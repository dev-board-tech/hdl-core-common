==> flow/design.v <==
`timescale 1ns / 1ps
module vga_simple #(
	parameter DEBUG = "PATERN_RASTER", 
	parameter DISPLAY_CFG = "",
	parameter VRAM_BUFFERED_OUTPUT = "TRUE",
	parameter ADDRESS = 0,
	parameter BUS_VRAM_ADDR_LEN = 24,
	parameter PIXEL_SIZE_CONF = 24,
	parameter H_RES_CONF = 800,
	parameter H_BACK_PORCH_CONF = 46,
	parameter H_FRONT_PORCH_CONF = 210,
	parameter H_PULSE_WIDTH_CONF = 2,
	parameter V_RES_CONF = 480,
	parameter V_BACK_PORCH_CONF = 23,
	parameter V_FRONT_PORCH_CONF = 22,
	parameter V_PULSE_WIDTH_CONF = 2,
	parameter HSYNK_INVERTED_CONF = 1'b1,
	parameter VSYNK_INVERTED_CONF = 1'b1,
	parameter DATA_ENABLE_INVERTED_CONF = 1'b0,
	parameter COLOR_INVERTED = "FALSE",
	parameter DEDICATED_VRAM_SIZE = 0
)(
	input rst_i,
	input lcd_clk_i,
	output reg lcd_h_synk_o,
	output reg lcd_v_synk_o,
	output reg[7:0]lcd_r_o,
	output reg[7:0]lcd_g_o,
	output reg[7:0]lcd_b_o,
	output lcd_de_o,
	output [BUS_VRAM_ADDR_LEN-1:0]vram_addr_o,
	output [12:0]h_pos_o,
	output [12:0]v_pos_o,
	input [(PIXEL_SIZE_CONF == 1 ? 0 : 31):0]video_data_i
);
reg [10:0]h_res_int;
reg [7:0]h_pulse_width_int;
reg [7:0]h_back_porch_int;
reg [7:0]h_front_porch_int;
reg [10:0]v_res_int;
reg [7:0]v_pulse_width_int;
reg [7:0]v_back_porch_int;
reg [7:0]v_front_porch_int;
wire [5:0]pixel_size_int = PIXEL_SIZE_CONF;
reg hsynk_inverted_int;
reg vsynk_inverted_int;
reg [12:0]h_cnt;
reg [12:0]v_cnt;
reg data_enable_inverted_int;
always @ *
begin
	if(DISPLAY_CFG == "640_480_60_CRT_27_17_Mhz")
	begin
		h_res_int 				= 640;
		h_back_porch_int 		= 48;
		h_front_porch_int 		= 16;
		h_pulse_width_int	 	= 96;
		v_res_int 				= 480;
		v_back_porch_int 		= 33;
		v_front_porch_int 		= 10;
		v_pulse_width_int 		= 2;
		hsynk_inverted_int		= 0;
		vsynk_inverted_int		= 0;
		data_enable_inverted_int= 0;
	end
	else
	if(DISPLAY_CFG == "640_480_60_DISPLAY_24_20_Mhz")
	begin
		h_res_int 				= 640;
		h_back_porch_int 		= 72;
		h_front_porch_int 		= 24;
		h_pulse_width_int	 	= 32;
		v_res_int 				= 480;
		v_back_porch_int 		= 32;
		v_front_porch_int 		= 10;
		v_pulse_width_int 		= 3;
		hsynk_inverted_int		= 0;
		vsynk_inverted_int		= 0;
		data_enable_inverted_int= 0;
	end
	else
	if(DISPLAY_CFG == "720_480_60_DISPLAY_27_00_Mhz")
	begin
		h_res_int 				= 720;
		h_back_porch_int 		= 60;
		h_front_porch_int 		= 16;
		h_pulse_width_int	 	= 62;
		v_res_int 				= 480;
		v_back_porch_int 		= 30;
		v_front_porch_int 		= 9;
		v_pulse_width_int 		= 6;
		hsynk_inverted_int		= 0;
		vsynk_inverted_int		= 0;
		data_enable_inverted_int= 0;
	end
	else
	if(DISPLAY_CFG == "800_600_60_DISPLAY_40_00_Mhz")
	begin
		h_res_int 				= 800;
		h_back_porch_int 		= 88;
		h_front_porch_int 		= 40;
		h_pulse_width_int	 	= 128;
		v_res_int 				= 600;
		v_back_porch_int 		= 23;
		v_front_porch_int 		= 4;
		v_pulse_width_int 		= 5;
		hsynk_inverted_int		= 0;
		vsynk_inverted_int		= 0;
		data_enable_inverted_int= 0;
	end
	else
	if(DISPLAY_CFG == "1024_768_60_DISPLAY_65_00_Mhz")
	begin
		h_res_int 				= 1024;
		h_back_porch_int 		= 160;
		h_front_porch_int 		= 24;
		h_pulse_width_int	 	= 136;
		v_res_int 				= 768;
		v_back_porch_int 		= 29;
		v_front_porch_int 		= 3;
		v_pulse_width_int 		= 6;
		hsynk_inverted_int		= 0;
		vsynk_inverted_int		= 0;
		data_enable_inverted_int= 0;
	end
	else
	if(DISPLAY_CFG == "1280_720_60_DISPLAY_74_25_Mhz")
	begin
		h_res_int 				= 1280;
		h_back_porch_int 		= 220;
		h_front_porch_int 		= 70;
		h_pulse_width_int	 	= 80;
		v_res_int 				= 720;
		v_back_porch_int 		= 25;
		v_front_porch_int 		= 3;
		v_pulse_width_int 		= 5;
		hsynk_inverted_int		= 0;
		vsynk_inverted_int		= 0;
		data_enable_inverted_int= 0;
	end
	else
	if(DISPLAY_CFG == "1400_1050_60_DISPLAY_119_00_Mhz") 
	begin
		h_res_int 				= 1400;
		h_back_porch_int 		= 80;
		h_front_porch_int 		= 48;
		h_pulse_width_int	 	= 32;
		v_res_int 				= 1050;
		v_back_porch_int 		= 21;
		v_front_porch_int 		= 3;
		v_pulse_width_int 		= 6;
		hsynk_inverted_int		= 0;
		vsynk_inverted_int		= 0;
		data_enable_inverted_int= 0;
	end
	else
	if(DISPLAY_CFG == "1440_900_60_DISPLAY_106_50_Mhz") 
	begin
		h_res_int 				= 1440;
		h_back_porch_int 		= 232;
		h_front_porch_int 		= 80;
		h_pulse_width_int	 	= 152;
		v_res_int 				= 900;
		v_back_porch_int 		= 25;
		v_front_porch_int 		= 3;
		v_pulse_width_int 		= 6;
		hsynk_inverted_int		= 0;
		vsynk_inverted_int		= 0;
		data_enable_inverted_int= 0;
	end
	else
	if(DISPLAY_CFG == "1680_1050_60_DISPLAY_146_25_Mhz") 
	begin
		h_res_int 				= 1680;
		h_back_porch_int 		= 280;
		h_front_porch_int 		= 104;
		h_pulse_width_int	 	= 176;
		v_res_int 				= 1050;
		v_back_porch_int 		= 30;
		v_front_porch_int 		= 3;
		v_pulse_width_int 		= 6;
		hsynk_inverted_int		= 1;
		vsynk_inverted_int		= 0;
		data_enable_inverted_int= 0;
	end
	else
	if(DISPLAY_CFG == "1920_1080_30_DISPLAY_74_25_Mhz")
	begin
		h_res_int 				= 1920;
		h_back_porch_int 		= 148;
		h_front_porch_int 		= 88;
		h_pulse_width_int	 	= 44;
		v_res_int 				= 1080;
		v_back_porch_int 		= 36;
		v_front_porch_int 		= 4;
		v_pulse_width_int 		= 5;
		hsynk_inverted_int		= 1;
		vsynk_inverted_int		= 0;
		data_enable_inverted_int= 0;
	end
	else
	if(DISPLAY_CFG == "1920_1080_60_DISPLAY_148_5_Mhz") 
	begin
		h_res_int 				= 1920;
		h_back_porch_int 		= 236;
		h_front_porch_int 		= 88;
		h_pulse_width_int	 	= 44;
		v_res_int 				= 1080;
		v_back_porch_int 		= 40;
		v_front_porch_int 		= 4;
		v_pulse_width_int 		= 5;
		hsynk_inverted_int		= 1;
		vsynk_inverted_int		= 0;
		data_enable_inverted_int= 0;
	end
	else
	if(DISPLAY_CFG == "AT070TN92_60_LCD_33_26_Mhz")
	begin
		h_res_int 				= 800;
		h_back_porch_int 		= 44;
		h_front_porch_int 		= 210;
		h_pulse_width_int	 	= 2;
		v_res_int 				= 480;
		v_back_porch_int 		= 21;
		v_front_porch_int 		= 22;
		v_pulse_width_int 		= 2;
		hsynk_inverted_int		= 0;
		vsynk_inverted_int		= 0;
		data_enable_inverted_int= 0;
	end
	else
	begin
		h_res_int 				= H_RES_CONF;
		h_back_porch_int 		= H_BACK_PORCH_CONF;
		h_front_porch_int 		= H_FRONT_PORCH_CONF;
		h_pulse_width_int	 	= H_PULSE_WIDTH_CONF;
		v_res_int 				= V_RES_CONF;
		v_back_porch_int 		= V_BACK_PORCH_CONF;
		v_front_porch_int 		= V_FRONT_PORCH_CONF;
		v_pulse_width_int 		= V_PULSE_WIDTH_CONF;
		hsynk_inverted_int		= HSYNK_INVERTED_CONF;
		vsynk_inverted_int		= VSYNK_INVERTED_CONF;
		data_enable_inverted_int= DATA_ENABLE_INVERTED_CONF;
	end
end
wire [16:0]h_total_area = h_pulse_width_int + h_back_porch_int + h_res_int + h_front_porch_int;
wire [16:0]v_total_area = v_pulse_width_int + v_back_porch_int + v_res_int + v_front_porch_int;
reg lcd_h_synk_int;
reg lcd_v_synk_int;
reg data_enable_int;
assign lcd_de_o = data_enable_inverted_int ^ data_enable_int;
reg [BUS_VRAM_ADDR_LEN-1:0]vram_mem_addr_cnt;
reg [7:0]lcd_r_int;
reg [7:0]lcd_g_int;
reg [7:0]lcd_b_int;
reg [31:0]vmem_out_int;
reg [31:0]vmem_raster_int;
reg [7:0]ctrl_write_tmp;
reg [(PIXEL_SIZE_CONF == 1 ? 0 : 7):0]cnt_colors;
always @ (posedge lcd_clk_i)
begin
	if(rst_i)
	begin
		vram_mem_addr_cnt <= 'h0;
		h_cnt <= 'h0;
		v_cnt <= 'h0;
		if(DEBUG == "PATERN_RASTER")
			cnt_colors <= 'h0;
	end
	else
	begin
		if(VRAM_BUFFERED_OUTPUT == "TRUE")
		begin
			lcd_h_synk_o <= hsynk_inverted_int ^ lcd_h_synk_int;
			lcd_v_synk_o <= vsynk_inverted_int ^ lcd_v_synk_int;
		end
		h_cnt <= h_cnt + 1;
		if(data_enable_int)
		begin
			vram_mem_addr_cnt <= vram_mem_addr_cnt + 1;
		end
		if(h_cnt == h_total_area)
		begin
			h_cnt <= 'h0;
			v_cnt <= v_cnt + 1;
			if(v_cnt == v_total_area)
			begin
				v_cnt <= 'h0;
				vram_mem_addr_cnt <= 'h0;
				if(DEBUG == "PATERN_RASTER")
					cnt_colors <= cnt_colors + 1;
			end
		end
	end
end
always @ *
begin
	if(VRAM_BUFFERED_OUTPUT != "TRUE")
	begin
		lcd_h_synk_o <= hsynk_inverted_int ^ lcd_h_synk_int;
		lcd_v_synk_o <= vsynk_inverted_int ^ lcd_v_synk_int;
	end
		vmem_raster_int = video_data_i;
	if(PIXEL_SIZE_CONF != 1)
	begin
		if(pixel_size_int == 8)
		begin
			lcd_r_int = {vmem_raster_int[2:0], 5'h0};
			lcd_g_int = {vmem_raster_int[4:3], 6'h0};
			lcd_b_int = {vmem_raster_int[7:5], 5'h0};
		end 
		else if(pixel_size_int == 16)
		begin
			lcd_r_int = {vmem_raster_int[4:0], 3'h0};
			lcd_g_int = {vmem_raster_int[10:5], 2'h0};
			lcd_b_int = {vmem_raster_int[15:11], 3'h0};
		end 
		else
		begin
			lcd_r_int = vmem_raster_int[7:0];
			lcd_g_int = vmem_raster_int[15:8];
			lcd_b_int = vmem_raster_int[23:16];
		end 
	end
end
always @ *
begin
	lcd_h_synk_int <= h_cnt < h_pulse_width_int;
	lcd_v_synk_int <= v_cnt < v_pulse_width_int;
	data_enable_int <= h_cnt >= h_pulse_width_int + h_back_porch_int && h_cnt < h_pulse_width_int + h_back_porch_int + h_res_int && v_cnt >= v_pulse_width_int + v_back_porch_int && v_cnt < v_pulse_width_int + v_back_porch_int + v_res_int;
	if(PIXEL_SIZE_CONF == 1)
	begin
		{lcd_r_o, lcd_g_o, lcd_b_o} = ((DEBUG == "PATERN_RASTER") ? h_cnt[0] + cnt_colors[0] : video_data_i[0]) ? 24'hFFFFFF : 24'h000000;
	end
	else
	begin
		lcd_r_o = (DEBUG == "PATERN_RASTER") ? h_cnt + cnt_colors : lcd_r_int;
		lcd_g_o = (DEBUG == "PATERN_RASTER") ? h_cnt + v_cnt + cnt_colors : lcd_g_int;
		lcd_b_o = (DEBUG == "PATERN_RASTER") ? h_cnt + v_cnt + v_cnt + cnt_colors : lcd_b_int;  
	end
end
assign h_pos_o = h_cnt - (h_pulse_width_int + h_back_porch_int); 
assign v_pos_o = v_cnt - (v_pulse_width_int + v_back_porch_int);
assign vram_addr_o = vram_mem_addr_cnt;
endmodule
# Tool chain data of vga_simple
# The steps from the RTL of vga_simple to its reports follow in flow order.
# Line numbers count from 1 in the design file above.
# Library cell names are shortened.
# Not given: --
dict set report design {
  top_module {vga_simple}
  clock_port {lcd_clk_i}
  library {sky130hd}
  pvt_corner {tt_025C_1v80}
}

# Elaborated design
# Source: Yosys, flattened and elaborated, memories not mapped. Widths are those after wreduce. Registers that Yosys merges into a memory's read port (data or address) are not register bits. Print and check cells do not count. Equal cells are merged and count once.
dict set report bits {
  regBits 60
  input_bits 34
  output_inout_bits 77
  word_cells 36
}
dict set report classes {
  eq_ne 2
  addsub 11
  reduce_and_logical 5
  mux 4
  n_logic 2
  cmp 6
}
# operator n
set ops {}
lappend ops {{24-bit two-way mux} 3}
lappend ops {{8-bit adder} 5}
lappend ops {{13-bit by 1-bit adder with 13-bit output with constant B} 2}
lappend ops {{13-bit by 2-bit less-than comparator with 1-bit output with constant B} 2}
lappend ops {{24-bit by 1-bit adder with 24-bit output with constant B} 1}
lappend ops {{13-bit by 10-bit less-than comparator with 1-bit output with constant B} 1}
lappend ops {{13-bit by 10-bit equality test with 1-bit output with constant B} 1}
lappend ops {{13-bit by 11-bit equality test with 1-bit output with constant B} 1}
lappend ops {{13-bit by 5-bit subtractor with 13-bit output with constant B} 1}
lappend ops {{13-bit by 5-bit greater-or-equal comparator with 1-bit output with constant B} 1}
lappend ops {{13-bit by 6-bit subtractor with 13-bit output with constant B} 1}
lappend ops {{13-bit by 6-bit greater-or-equal comparator with 1-bit output with constant B} 1}
lappend ops {{13-bit by 9-bit less-than comparator with 1-bit output with constant B} 1}
lappend ops {{13-bit two-way mux} 1}
lappend ops {{8-bit by 1-bit adder with 8-bit output with constant B} 1}
lappend ops {{1-bit logical AND} 3}
lappend ops {{1-bit inverter} 2}
lappend ops {{2-bit AND reduction} 1}
lappend ops {{2-bit OR reduction} 1}

# Longest topological paths
# Depth = most cells in a row (Yosys ltp): at word level without a register or memory, in the mapped netlist without a sequential cell, where the memories' decode and read muxes count.
dict set report logic_depth {
  ltp_word 7
  ABC_AREA 1
  mapped_depth 14
  mapped_depth_nobuf 14
}

# After synthesis
# Yosys stat after the flow's synthesis: flattened, memories mapped to cells. It holds for the ABC_AREA given above (unset counts as 0); a run with the other value may have another netlist.
dict set report synth_totals {
  mapped_area_um2 5206.2
  n_buf 16
  ffs 60
  cells 770
  seqArea_um2 1221.2
}
# cell_type n type_area_um2
set by_type {}
lappend by_type {dfxtp_1 58 1.16E+03}
lappend by_type {nand2_1 184 690.662}
lappend by_type {ha_1 36 450.432}
lappend by_type {nor2_1 91 341.578}
lappend by_type {inv_1 81 304.042}
lappend by_type {a21oi_1 60 300.288}
lappend by_type {nand3_1 59 295.283}
lappend by_type {xor2_1 29 253.994}
lappend by_type {fa_1 10 200.192}
lappend by_type {xnor2_1 14 122.618}
lappend by_type {o21ai_0 19 95.091}
lappend by_type {nor2_2 15 93.84}
lappend by_type {nor3_1 17 85.082}
lappend by_type {nor2_4 7 78.826}
lappend by_type {nand4_1 11 68.816}
lappend by_type {buf_4 8 60.058}
lappend by_type {edfxtp_1 2 60.058}
lappend by_type {buf_6 5 56.304}
# Other cell types: 31; their cells: 64.

# Worst setup path after synthesis
# OpenSTA on the mapped netlist: ideal clock, no wires. The path of least setup slack (recovery checks aside). Input and output delay are each 20% of the period. Register names are those of the netlist, which keeps one name where synthesis merged equal registers.
dict set report synth_path {
  path_type {flip-flop to output port}
  from {register v_cnt[0]}
  to {output port lcd_b_o[7]}
  path_stages 14
  tclk_ns 5.69
  setup_slack_ns 1.509
  arrival_time_ns 3.043
  n_path_buf 0
  t_first_pin_ns 0.000
  t_required_ns 4.552
  path_delay_ns 3.043
  output_delay_ns 1.138
  period_less_setup_slack_ns 4.181
}
# "path_delay_ns" is the arrival time less input delay plus setup time.
# A path that ends at an output port has no setup time.
# "path_stages": output pins that drive a net of the path, with the launching flip-flop's if there is one; two outputs of one cell count as two.
# "period_less_setup_slack_ns" = period - worst setup slack (recovery checks aside). The figure is calculated, with input and output delays left at 20% of the set period.
# The rows between start and end are the longest chain of elaborated cells between them; the timing report does not say that the signal goes this way. Where chains are equally long, one stands for them.
# A line is the first line of the expression or statement that the cell stems from. Yosys adds cells for indexed reads and writes and turns some case tables into memories.
# A register here has more assigning lines than the two given.
dict set report synth_between {
  cell_sequence {dfxtp_1 -> ha_1 -> inv_1 -> fa_1 -> o21ai_0 -> xor2_1 -> fa_1 -> ha_1 -> a21oi_1 -> o21ai_0 -> a21oi_1 -> o21bai_1 -> nand3b_1 -> nand2_1}
  elab_chain_len 3
  cells_between 3
  classes_between {add/sub (3)}
}
# item line
set synth_rtl {}
lappend synth_rtl {{start, declared} 48} ;# reg [12:0]v_cnt;
lappend synth_rtl {{start, assigned} 266} ;# v_cnt <= 'h0;
lappend synth_rtl {{start, assigned} 285} ;# v_cnt <= v_cnt + 1;
lappend synth_rtl {{8-bit adder (3 in a row)} 339} ;# lcd_b_o = (DEBUG == "PATERN_RASTER") ? h_cnt + v_cnt + v_cnt + cnt_colors : lcd_b_int;
lappend synth_rtl {{end, declared} 29} ;# output reg[7:0]lcd_b_o,

# Worst path after layout
# From the final timing report of job 1: the path of least setup slack in the routed layout; clock arrival at registers is part of the times.
dict set report layout_path {
  path_type {flip-flop to output port}
  from {register h_cnt[0]}
  to {output port lcd_b_o[7]}
  arrival_time_ns 3.27
  t_first_pin_ns 0.35
  path_stages 15
  t_required_ns 2.31
  setup_slack_ns -0.96
  output_delay_ns 0.58
  tclk_ns 2.89
  n_path_buf 1
}
# The rows between start and end are the longest chain of elaborated cells between them; the timing report does not say that the signal goes this way. Where chains are equally long, one stands for them.
# A register here has more assigning lines than the two given.
dict set report layout_between {
  cell_sequence {dfxtp_4 -> ha_4 -> inv_2 -> fa_2 -> inv_2 -> fa_1 -> ha_4 -> inv_2 -> fa_2 -> o21ai_4 -> a21oi_2 -> o21bai_1 -> nand3b_1 -> nand2_2 -> buf_6}
  elab_chain_len 3
  cells_between 3
  classes_between {add/sub (3)}
}
# item line
set layout_rtl {}
lappend layout_rtl {{start, declared} 47} ;# reg [12:0]h_cnt;
lappend layout_rtl {{start, assigned} 265} ;# h_cnt <= 'h0;
lappend layout_rtl {{start, assigned} 277} ;# h_cnt <= h_cnt + 1;
lappend layout_rtl {{8-bit adder (3 in a row)} 339} ;# lcd_b_o = (DEBUG == "PATERN_RASTER") ? h_cnt + v_cnt + v_cnt + cnt_colors : lcd_b_int;
lappend layout_rtl {{end, declared} 29} ;# output reg[7:0]lcd_b_o,

# Flow measurements of vga_simple on sky130hd: 2 stored runs with different settings, listed in no order. Input and output delays are each 20% of the period that was set; the output load is 0.01 pF.
# By "achieved_period_ns" is meant the clock period of the run minus its worst setup slack. This is arithmetic on one report: input and output delays are still those of the set period (20% each).
# "timing.worst_path_ns": the worst setup path's part of the clock period (all of it between registers, 20% less for each end at a port) less its slack. A launch clock that arrives late makes it longer, a capture clock that arrives late makes it shorter.
# "final_power_w": no workload was simulated; the value follows from the tool's default switching activity.
run="job 1" settings period_ns=2.89 CORE_UTILIZATION=15 PLACE_DENSITY_LB_ADDON=0.12 CELL_PAD_IN_SITES_GLOBAL_PLACEMENT=2 ABC_AREA=1 GPL_ROUTABILITY_DRIVEN=0 CTS_CLUSTER_SIZE=58 CTS_CLUSTER_DIAMETER=120 CAP_MARGIN=0 MIN_ROUTING_LAYER="met2" CORE_MARGIN=2 SLEW_MARGIN=20
run="job 1" results synthArea_um2=5206.2 die_footprint_um2=36214.1 stdcell_area_um2=7901.3 finish.utilization_pct=23.0 ws_setup_ns=-0.955 setupTns_ns=-7.207 final_hold_ws_ns=0.507 final_power_w=0.002296 achieved_period_ns=3.845 timing.worst_path_ns=3.27 critical_path_type="flip-flop to output port"
run="job 2" settings period_ns=4.84 CORE_UTILIZATION=31 CAP_MARGIN=20 CORE_MARGIN=2 SLEW_MARGIN=20
run="job 2" results synthArea_um2=4426.7 die_footprint_um2=15252.2 stdcell_area_um2=5804.3 finish.utilization_pct=41.7 ws_setup_ns=0.228 setupTns_ns=0.000 final_hold_ws_ns=0.491 final_power_w=0.001377 achieved_period_ns=4.612 timing.worst_path_ns=3.64 critical_path_type="flip-flop to output port"
